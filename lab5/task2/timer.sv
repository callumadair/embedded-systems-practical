==> flow/design.v <==
module timer (
    input logic clk,
    input logic rst,
	input logic [31:0]   addr_in,  
	input logic [31:0]   data_in,  
	input logic          wr_in,    
	input logic          rd_in,    
	output logic 	     rd_valid_out,  
	output logic [31:0]  data_out  
);
logic [31:0] config_reg;
logic [31:0] lo_reg;
logic [31:0] hi_reg;
logic [31:0] loadlo_reg;
logic [31:0] loadhi_reg;
logic load_triggered;
logic update_triggered;
logic prescaler_enabled;
logic prescaler_rst;
logic [2:0] divval;
logic [63:0] counter;
logic [15:0] prescale_counter;
always_ff @(posedge clk) begin
        load_triggered <= 1'b0;
        update_triggered <= 1'b0;
	prescaler_enabled <= 1'b0;
        if ((addr_in[31:16] == 16'h3FF5) & wr_in) begin
                case (addr_in[15:0])
                        16'hF000: config_reg <= data_in;
                        16'hF020: begin
                                load_triggered <= 1'b1;               
                        end
			16'hF00C: begin
				update_triggered <= 1'b1;
			end
			16'hF018: begin
                             loadlo_reg <= data_in;
			end
			16'hF01C: begin
                             loadhi_reg <= data_in;
			end
                        default: begin
                        end
                endcase
        end
        if (rst) begin
                config_reg <= 32'd0;
        end
end
always_ff @(posedge clk) begin
        rd_valid_out <= rd_in;
        if ((addr_in[31:16] == 16'h3FF5) & rd_in) begin
                case (addr_in[15:0])
                        16'hF000: begin 
                                data_out <= config_reg;
                        end
			16'hF004: begin
				data_out <= lo_reg;
			end
			16'hF008: begin
			       data_out <= hi_reg;
		       	end	       
                        default: begin
                        end
                endcase
        end
        if (rst) begin
                data_out <= 32'd0;
                rd_valid_out <= 1'b0;
        end
end
always_ff @(posedge clk) begin
	if (prescaler_enabled == 1) begin
		if (config_reg[30] == 1) begin
			counter <= counter + 64'd1;
		end else if (config_reg[30] == 0) begin
			counter <= counter - 64'd1;
		end	
	end
	if (load_triggered) begin
                counter[63:32] <= loadhi_reg;
		counter[31:0] <= loadlo_reg;
	end
        if (update_triggered) begin
                hi_reg <= counter[63:32];
                lo_reg <= counter[31:0];
        end
end
always_ff@(posedge clk) begin
	prescale_counter <= prescale_counter + 16'd1; 
	case (config_reg[28:13])
		16'd0: begin
			divval <= 16'd0;
		end
		16'd1: begin
			divval <= 16'd1;
		end
		16'd2: begin
			divval <= 16'd1;
		end
		default:
			divval <= 16'd1;
	endcase
	if (config_reg[31] == 1) begin
		if (config_reg[28:13] == prescale_counter) begin
			prescaler_enabled <= 1'b1;
			prescaler_rst <= 1'b1;
		end 
	end
	if (prescaler_rst) begin
		prescale_counter <= 16'd0;
	end
end
endmodule
# Tool chain data of timer

What the tools print for timer, step after step.
Lines are those of the file above, counted from 1.
Operators: Yosys type, input widths -> output width; for muxes data width and select width s.
Library cell names are shortened.
A cell with - has no value.

Top module: timer
Clock input: clk
Library: sky130hd
Timing corner: tt_025C_1v80

# After elaboration

Counts by Yosys on the flattened word-level netlist (proc, flatten, opt, wreduce; memories kept). Register bits leave out memories and registers merged into their read ports (data or address). Print and check cells are left out. Cells with the same type and inputs are merged into one.

Output and inout port bits: 33
Elaborated cells: 34
Input port bits: 68
Register bits after elaboration: 259

Add/sub/neg operators: 2
Reduce/logical cells: 5
Bitwise operators: 2
Eq/ne operators: 8
Mux-type cells: 7

Operators with widths:

| cell                  | count |
| $mux 32               | 4 |
| $eq 16x16->1 const B  | 7 |
| $pmux 32 s3           | 1 |
| $add 64x1->64 const B | 1 |
| $sub 64x1->64 const B | 1 |
| $eq 16x14->1 const B  | 1 |
| $reduce_and 2->1      | 4 |
| $reduce_bool 3->1     | 1 |
| $and 1x1->1           | 2 |
| $mux 1                | 2 |

# Logic depth

Yosys ltp: most cells in a row. Word level: on the elaborated netlist, between registers, memories and ports. Mapped: between sequential cells and ports; inverters and the memories' decode and read muxes count.

Depth in word-level cells: 3
ABC_AREA: 1
Gate-level depth with buffers: 12
Depth with buffers taken out: 10

# Mapped cells and area

Yosys stat after the flow's synthesis: flattened, memories mapped to cells. It holds for the ABC_AREA given above (unset counts as 0); a run with the other value may have another netlist.
Totals and module areas in this step are rounded.

Cell types:

| type     | count | total area (um^2) |
| edfxtp_1 | 192   | 5,765.53 |
| dfxtp_1  | 67    | 1.34E+03 |
| nand2_1  | 169   | 634.358 |
| nand3_1  | 99    | 495.475 |
| nor2_1   | 79    | 296.534 |
| inv_1    | 75    | 281.52 |
| a21oi_1  | 32    | 160.154 |
| o21ai_0  | 32    | 160.154 |
| clkbuf_1 | 21    | 78.826 |
| buf_2    | 13    | 65.062 |
| buf_6    | 4     | 45.043 |
| nor2_4   | 3     | 33.782 |
| nand2_2  | 4     | 25.024 |
| nand4_1  | 4     | 25.024 |
| buf_4    | 3     | 22.522 |
| nor2_2   | 3     | 18.768 |
| nor3_1   | 3     | 15.014 |
| nand2_4  | 1     | 11.261 |

Other cell types: 3; their cells: 4.

Cell count: 808
Buffer cells: 41
Mapped area: 9,500 um^2
Area of sequential cells: 7,110 um^2
Mapped flip-flops: 259

# Timing after synthesis

Path of least setup slack by OpenSTA after synthesis, without wires, with an ideal clock, recovery checks aside; 20% of the period is set as input and as output delay. Where synthesis merged equal registers, the netlist keeps one of their names.

Path type: in2reg
From: input port addr_in[11]
To: register loadhi_reg[0]
Buffers on the path: 2
Path slack: 1,587 ps
Period: 5,200 ps
Setup time: 421 ps
Input delay: 1,040 ps
Data arrival time: 3,192 ps
Stages on the path: 7
Delay of the path: 2,573 ps
Data required time: 4,779 ps
Launch time at the first pin: 1,040 ps
Period reached after synthesis: 3,613 ps

"delay of the path" is the arrival time less input delay plus setup time.
"stages on the path" counts driving pins, that of a launching flip-flop among them; a cell with two outputs on the path counts twice.
"period reached after synthesis" = period - worst setup slack (recovery checks aside). The figure is calculated, with input and output delays left at 20% of the set period.
The rows between start and end are the longest chain of elaborated cells between them; the timing report does not say that the signal goes this way. Where chains are equally long, one stands for them.
A line is the first line of the expression or statement that the cell stems from. Yosys adds cells for indexed reads and writes and turns some case tables into memories.

Path through: nor2_1 -> nand2_1 -> nor2_4 -> buf_6 -> buf_2 -> nand3b_1 -> nor2_1
Length of the longest elaborated chain: 2
Elaborated cells on any way between the ends: 2
RTL lines with such cells: 1
Classes of those cells: eq/ne (1); reduce/logical (1)

RTL lines, path after synthesis:

| item             | RTL line | RTL |
| start, declared  | 4        | `input logic [31:0] addr_in,` |
| $eq 16x16->1     | 28       | `case (addr_in[15:0])` |
| $reduce_and 2->1 | -        |  |
| end, assigned    | 40       | `loadhi_reg <= data_in;` |
| end, declared    | 15       | `logic [31:0] loadhi_reg;` |

# Worst path after layout

From the final timing report of entry A: the path of least setup slack in the routed layout; clock arrival at registers is part of the times.
The path's times are printed in steps of 10 ps; the period is the one set.

Path type: in2reg
From: input port addr_in[3]
To: register data_out[15]
Period: 6,890 ps
Path slack: 2,740 ps
Data arrival time: 4,620 ps
Setup time: 70 ps
Data required time: 7,360 ps
Stages on the path: 11
Launch time at the first pin: 1,380 ps
Input delay: 1,380 ps
Buffers on the path: 1

The rows between start and end are the longest chain of elaborated cells between them; the timing report does not say that the signal goes this way. Where chains are equally long, one stands for them.
A register here has more assigning lines than the two given.

Path through: clkdlybuf4s50_1 -> inv_2 -> nor2_1 -> nand2_1 -> nor2_4 -> nand2_2 -> nand3_2 -> nand2_4 -> nand2_1 -> nand2_1 -> nor2_1
Length of the longest elaborated chain: 3
Elaborated cells on any way between the ends: 6
Classes of those cells: eq/ne (3); mux (1); reduce/logical (2)

RTL lines, path post-layout:

| item              | RTL line | RTL |
| start, declared   | 4        | `input logic [31:0] addr_in,` |
| $eq 16x16->1      | 53       | `case (addr_in[15:0])` |
| $reduce_bool 3->1 | -        |  |
| $reduce_and 2->1  | -        |  |
| end, assigned     | 55       | `data_out <= config_reg;` |
| end, assigned     | 58       | `data_out <= lo_reg;` |
| end, declared     | 9        | `output logic [31:0] data_out` |

FLOW RESULTS
============

Measured results for timer: 2 stored runs of the Yosys and OpenROAD flow on sky130hd. The settings differ; the order carries no meaning. The constraints put input and output delay at 20% of the set period each and load the outputs with 0.01 pF.
"achieved clock period" = clock period - worst setup slack. The figure is calculated, with input and output delays left at 20% of the set period.
"critical path time" is the time allowed to the run's worst setup path (the clock period less input and output delay, where it has them) less its slack. Clock arrival times count: a late capture clock shortens it, a late launch clock lengthens it.
"total power of the final layout": no workload was simulated; the value follows from the tool's default switching activity.
"critical path time" is known to 10 ps.
Results are given in rounded form.

## Entry A

==> flow/run.sh <==
#!/bin/bash
# the make line also repeats the synthesis and layout settings of config.mk as NAME=value (left out here)
make -C /OpenROAD-flow-scripts/flow DESIGN_CONFIG=/design/flow/config.mk WORK_HOME=/design/flow/orfs CLKGATE_MAP_FILE= finish
==> flow/config.mk <==
export PLATFORM = sky130hd
export DESIGN_NAME = timer
export DESIGN_NICKNAME = timer
export VERILOG_FILES = /design/flow/design.v
export SDC_FILE = /design/flow/constraint.sdc
export NUM_CORES = 4
export LEC_CHECK = 0
export ABC_AREA = 1
export CAP_MARGIN = 20
export CELL_PAD_IN_SITES_GLOBAL_PLACEMENT = 3
export CORE_MARGIN = 2
export CORE_UTILIZATION = 50
export CTS_CLUSTER_DIAMETER = 265
export CTS_CLUSTER_SIZE = 10
export GPL_ROUTABILITY_DRIVEN = 0
export MIN_ROUTING_LAYER = met1
export PLACE_DENSITY = 0.77
export SLEW_MARGIN = 20
==> flow/constraint.sdc <==
create_clock -name core_clock -period 6.89 [get_ports {clk}]
set_input_delay 1.3780 -clock core_clock [delete_from_list [all_inputs] [get_ports {clk}]]
set_output_delay 1.3780 -clock core_clock [all_outputs]
set_load 0.01 [all_outputs]

| result of entry A | value |
|---|---|
| synthesis area | 9,500 um^2 |
| overall die area | 20,100 um^2 |
| std-cell area (final layout) | 11,500 um^2 |
| utilization in the final report | 61.6 % |
| worst setup slack after layout | 2,740 ps |
| setup TNS | 0 ps |
| worst hold slack after layout | 411 ps |
| total power of the final layout | 3,080 uW |
| achieved clock period | 4,146 ps |
| critical path time | 2,770 ps |
| worst setup path type | in2reg |

## Entry B

==> flow/run.sh <==
#!/bin/bash
# the make line also repeats the synthesis and layout settings of config.mk as NAME=value (left out here)
make -C /OpenROAD-flow-scripts/flow DESIGN_CONFIG=/design/flow/config.mk WORK_HOME=/design/flow/orfs CLKGATE_MAP_FILE= finish
==> flow/config.mk <==
export PLATFORM = sky130hd
export DESIGN_NAME = timer
export DESIGN_NICKNAME = timer
export VERILOG_FILES = /design/flow/design.v
export SDC_FILE = /design/flow/constraint.sdc
export NUM_CORES = 4
export LEC_CHECK = 0
export CAP_MARGIN = 20
export CORE_MARGIN = 2
export CORE_UTILIZATION = 40
export SLEW_MARGIN = 20
==> flow/constraint.sdc <==
create_clock -name core_clock -period 5.02 [get_ports {clk}]
set_input_delay 1.0040 -clock core_clock [delete_from_list [all_inputs] [get_ports {clk}]]
set_output_delay 1.0040 -clock core_clock [all_outputs]
set_load 0.01 [all_outputs]

| result of entry B | value |
|---|---|
| synthesis area | 9,430 um^2 |
| overall die area | 24,800 um^2 |
| std-cell area (final layout) | 11,600 um^2 |
| utilization in the final report | 49.7 % |
| worst setup slack after layout | 1,820 ps |
| setup TNS | 0 ps |
| worst hold slack after layout | 411 ps |
| total power of the final layout | 4,390 uW |
| achieved clock period | 3,199 ps |
| critical path time | 2,200 ps |
| worst setup path type | in2reg |
